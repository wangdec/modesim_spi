==> flow/design.v <==
module Square_wave
(
 output wire [13:0]DA_Data,
 output wire DA_Clock,
 input wire Sys_Clock,
 input wire nReset
);
parameter Duration = 10000;     
parameter Disable = 65535;     
parameter Max_Clock_Half_Div=5400;    
parameter Min_Clock_Half_Div=54;    
parameter Max_DA_Data_Bit=6;    
parameter DA_Clock_Half_Div=3;    
parameter DA_Data_Step=2;    
reg Clock_Divide;
reg Clock_Eable;
reg DA_Clock_Temp;
reg [31:0]Divide_Num_clk;
reg [31:0]Divide_Num_clk_Temp;
reg [31:0]Duration_Num_clk;
reg [31:0]Disable_Num_clk;
reg [31:0]DA_Num_clk;
reg [13:0]DA_Data_Temp;
   always@(negedge Sys_Clock or negedge nReset) 
	 begin
	   if(!nReset)
		 begin
		  DA_Num_clk=0;
		  DA_Clock_Temp=1;
		 end
      else
       begin
		  DA_Num_clk=DA_Num_clk+1'h1;
		  if(DA_Num_clk>=DA_Clock_Half_Div)
		  	begin
			 DA_Clock_Temp=~DA_Clock_Temp;	
			 DA_Num_clk=0;
			end
		 end
	  end
	always@(negedge Sys_Clock or negedge nReset) 
	 begin
	   if(nReset==0)
		 begin
		  Clock_Eable=1;
		  Divide_Num_clk=0;
		  Clock_Divide=1;
		  Duration_Num_clk=0;
		  Disable_Num_clk=0;
		  Divide_Num_clk_Temp=Min_Clock_Half_Div;
		  DA_Data_Temp=0;
		 end
		else if(Clock_Eable)     
		 begin
		  if(Divide_Num_clk[0])
		    Duration_Num_clk=Duration_Num_clk+1'h1;
		  if(Duration_Num_clk<=Duration)
		   begin
			 if(Divide_Num_clk<=Max_Clock_Half_Div && Divide_Num_clk>=Divide_Num_clk_Temp) 
			   begin
				 Clock_Divide=~Clock_Divide;
				 Divide_Num_clk=0;
				 if(Clock_Divide)
				  begin
				    Divide_Num_clk_Temp=Divide_Num_clk_Temp+Min_Clock_Half_Div;
				    DA_Data_Temp=DA_Data_Temp+DA_Data_Step;
				    if(DA_Data_Temp>=({(14){1'b1}}>>Max_DA_Data_Bit))
				      DA_Data_Temp=0;
				  end
				end		  
			end 
		  else if(Divide_Num_clk>Max_Clock_Half_Div || Duration_Num_clk>Duration )
	      begin
	       Divide_Num_clk=0;
		    Clock_Divide=0;
		    Duration_Num_clk=0;
		    Disable_Num_clk=0;
		    Divide_Num_clk_Temp=Min_Clock_Half_Div;
			 Clock_Eable=0;
         end
        Divide_Num_clk=Divide_Num_clk+1'h1;		
		 end
		else if(!Clock_Eable)   
		 begin
		  if(Divide_Num_clk[0])
		    Disable_Num_clk=Disable_Num_clk+1'h1;
		  if(Disable_Num_clk>Disable)
		   begin
			 Clock_Eable=1;
			 Clock_Divide=1;
			 Divide_Num_clk=0;
			end
			Divide_Num_clk=Divide_Num_clk+1'h1;		
		 end
	 end
assign DA_Clock=DA_Clock_Temp;
assign DA_Data=(Clock_Divide)?DA_Data_Temp:{(14){1'b0}};
endmodule
Tool chain data of Square_wave
What the tools print for Square_wave, step after step.
Line numbers count from 1 in the design file above.
Operators: Yosys type, input widths -> output width; for muxes data width and select width s.
Cell names lack the library's common part.
{"block": "design", "design": "Square_wave", "clock": "Sys_Clock", "library": "sky130hd", "corner": "tt_025C_1v80"}

Word level
Source: Yosys, flattened and elaborated, memories not mapped. Widths are those after wreduce. Registers that Yosys merges into a memory's read port (data or address) are not register bits. Print and check cells do not count. Equal cells are merged and count once.
{"block": "word_totals", "register_bits": 177, "input_bits": 2, "out_inout_bits": 15, "word_cells": 72}
{"block": "classes", "add_sub_neg": 7, "n_cmp": 8, "equal": 6, "muxes": 32, "bitwise": 2, "reduce_and_logical": 8}
{"block": "op_table", "operator": "$mux 32", "count": 21}
{"block": "op_table", "operator": "$add 32x1->32 const B", "count": 5}
{"block": "op_table", "operator": "$gt 32x13->1 const B", "count": 1}
{"block": "op_table", "operator": "$le 32x13->1 const B", "count": 1}
{"block": "op_table", "operator": "$gt 32x14->1 const B", "count": 1}
{"block": "op_table", "operator": "$le 32x14->1 const B", "count": 1}
{"block": "op_table", "operator": "$gt 32x16->1 const B", "count": 1}
{"block": "op_table", "operator": "$ge 32x2->1 const B", "count": 1}
{"block": "op_table", "operator": "$ge 32x32->1", "count": 1}
{"block": "op_table", "operator": "$add 32x6->32 const B", "count": 1}
{"block": "op_table", "operator": "$mux 14", "count": 2}
{"block": "op_table", "operator": "$add 14x2->14 const B", "count": 1}
{"block": "op_table", "operator": "$ge 14x8->1 const B", "count": 1}
{"block": "op_table", "operator": "$mux 1", "count": 9}
{"block": "op_table", "operator": "$reduce_and 4->1", "count": 2}
{"block": "op_table", "operator": "$ne 2x1->1 const B", "count": 2}
{"block": "op_table", "operator": "$ne 2x2->1 const B", "count": 2}
{"block": "op_table", "operator": "$reduce_bool 2->1", "count": 2}
{"block": "op_table", "operator": "$ne 3x1->1 const B", "count": 1}
{"block": "op_table", "operator": "$ne 3x2->1 const B", "count": 1}
{"block": "op_table", "operator": "$reduce_and 3->1", "count": 1}
{"block": "op_table", "operator": "$not 1->1", "count": 2}
{"block": "op_table", "operator": "$reduce_and 2->1", "count": 1}
{"block": "op_table", "operator": "$logic_and 1x1->1", "count": 1}
{"block": "op_table", "operator": "$logic_or 1x1->1", "count": 1}

Longest topological paths
Longest topological path by Yosys (ltp), each cell counted once; first at word level (registers and memories cut), then after technology mapping (sequential cells cut; the memories' decode and read muxes count).
{"block": "depth", "ltp_word": 10, "abc_area": 0, "depth_mapped": 20, "depth_no_buf": 18}

Synthesis result
Source: synth_stat.txt of the flow (Yosys; design flattened, memories mapped). It holds for the ABC_AREA given above (unset counts as 0); a run with the other value may have another netlist.
The area totals of this step are shown rounded.
{"block": "types", "cell": "dfrtn_1", "count": 168, "area_total_um2": 4.2E+03}
{"block": "types", "cell": "ha_1", "count": 38, "area_total_um2": 475.456}
{"block": "types", "cell": "nand3_1", "count": 86, "area_total_um2": 430.413}
{"block": "types", "cell": "nor2_1", "count": 102, "area_total_um2": 382.867}
{"block": "types", "cell": "and3_1", "count": 59, "area_total_um2": 369.104}
{"block": "types", "cell": "o21ai_0", "count": 65, "area_total_um2": 325.312}
{"block": "types", "cell": "nand2_1", "count": 79, "area_total_um2": 296.534}
{"block": "types", "cell": "nand4_1", "count": 42, "area_total_um2": 262.752}
{"block": "types", "cell": "xnor2_1", "count": 26, "area_total_um2": 227.718}
{"block": "types", "cell": "xor2_1", "count": 25, "area_total_um2": 218.96}
{"block": "types", "cell": "and2_1", "count": 33, "area_total_um2": 206.448}
{"block": "types", "cell": "inv_1", "count": 54, "area_total_um2": 202.694}
{"block": "types", "cell": "a211o_1", "count": 21, "area_total_um2": 183.926}
{"block": "types", "cell": "dfstp_2", "count": 7, "area_total_um2": 183.926}
{"block": "types", "cell": "a21oi_1", "count": 36, "area_total_um2": 180.173}
{"block": "types", "cell": "nor3_1", "count": 29, "area_total_um2": 145.139}
{"block": "types", "cell": "nor2b_1", "count": 23, "area_total_um2": 143.888}
{"block": "types", "cell": "nor4_1", "count": 23, "area_total_um2": 143.888}
Not listed: further types 61, cells in them 240.
{"block": "mapped", "stdcells": 1156, "yosys_area_um2": 10440, "seqArea_um2": 4388, "flip_flops": 175, "buf_cells": 41}

Hand-over note for Square_wave

Below are 2 stored runs of the flow (Yosys, OpenROAD; platform sky130hd) on Square_wave, each with its settings and what was measured, unordered. Constraints: input delay and output delay 20% of the set period each, output load 0.01 pF.
"timing.achieved_period_ns": clock period set for the run, less the worst setup slack. It is reckoned from that one timing run; input and output delays stay at 20% of the period that was set.
By "timing.worst_path_ns" is meant the share of the clock period that the worst setup path is allowed (20% is reserved at inputs, 20% at outputs), minus its slack. Clock arrival times at its registers enter into it.
The measured numbers are rounded.

{"run": "run A", "settings": { "period_ns": 3.24, "CORE_UTILIZATION": 53, "SETUP_SLACK_MARGIN": 0.88, "PLACE_DENSITY_LB_ADDON": 0.06, "CORE_MARGIN": 10, "TNS_END_PERCENT": 30, "SLEW_MARGIN": 0, "CAP_MARGIN": 20 }, "results": { "worst_setup_slack_ns": -0.975, "synth_area_um2": 10440, "finalCellArea_um2": 14770, "die_um2": 25700, "timing.achieved_period_ns": 4.215, "timing.worst_path_ns": 4.21, "critical_path_type": "reg2reg" }}
{"run": "run B", "settings": { "period_ns": 2.89, "CORE_UTILIZATION": 20, "CORE_MARGIN": 9, "CELL_PAD_IN_SITES_DETAIL_PLACEMENT": 0, "TNS_END_PERCENT": 30, "ABC_AREA": 0, "CTS_CLUSTER_DIAMETER": 216, "CAP_MARGIN": 15, "MAX_ROUTING_LAYER": "met4", "SLEW_MARGIN": 20 }, "results": { "synth_area_um2": 10440, "timing.worst_path_ns": 4.16, "critical_path_type": "reg2reg", "timing.achieved_period_ns": 4.160, "worst_setup_slack_ns": -1.270, "die_um2": 60720, "finalCellArea_um2": 14890 }}

End of note.
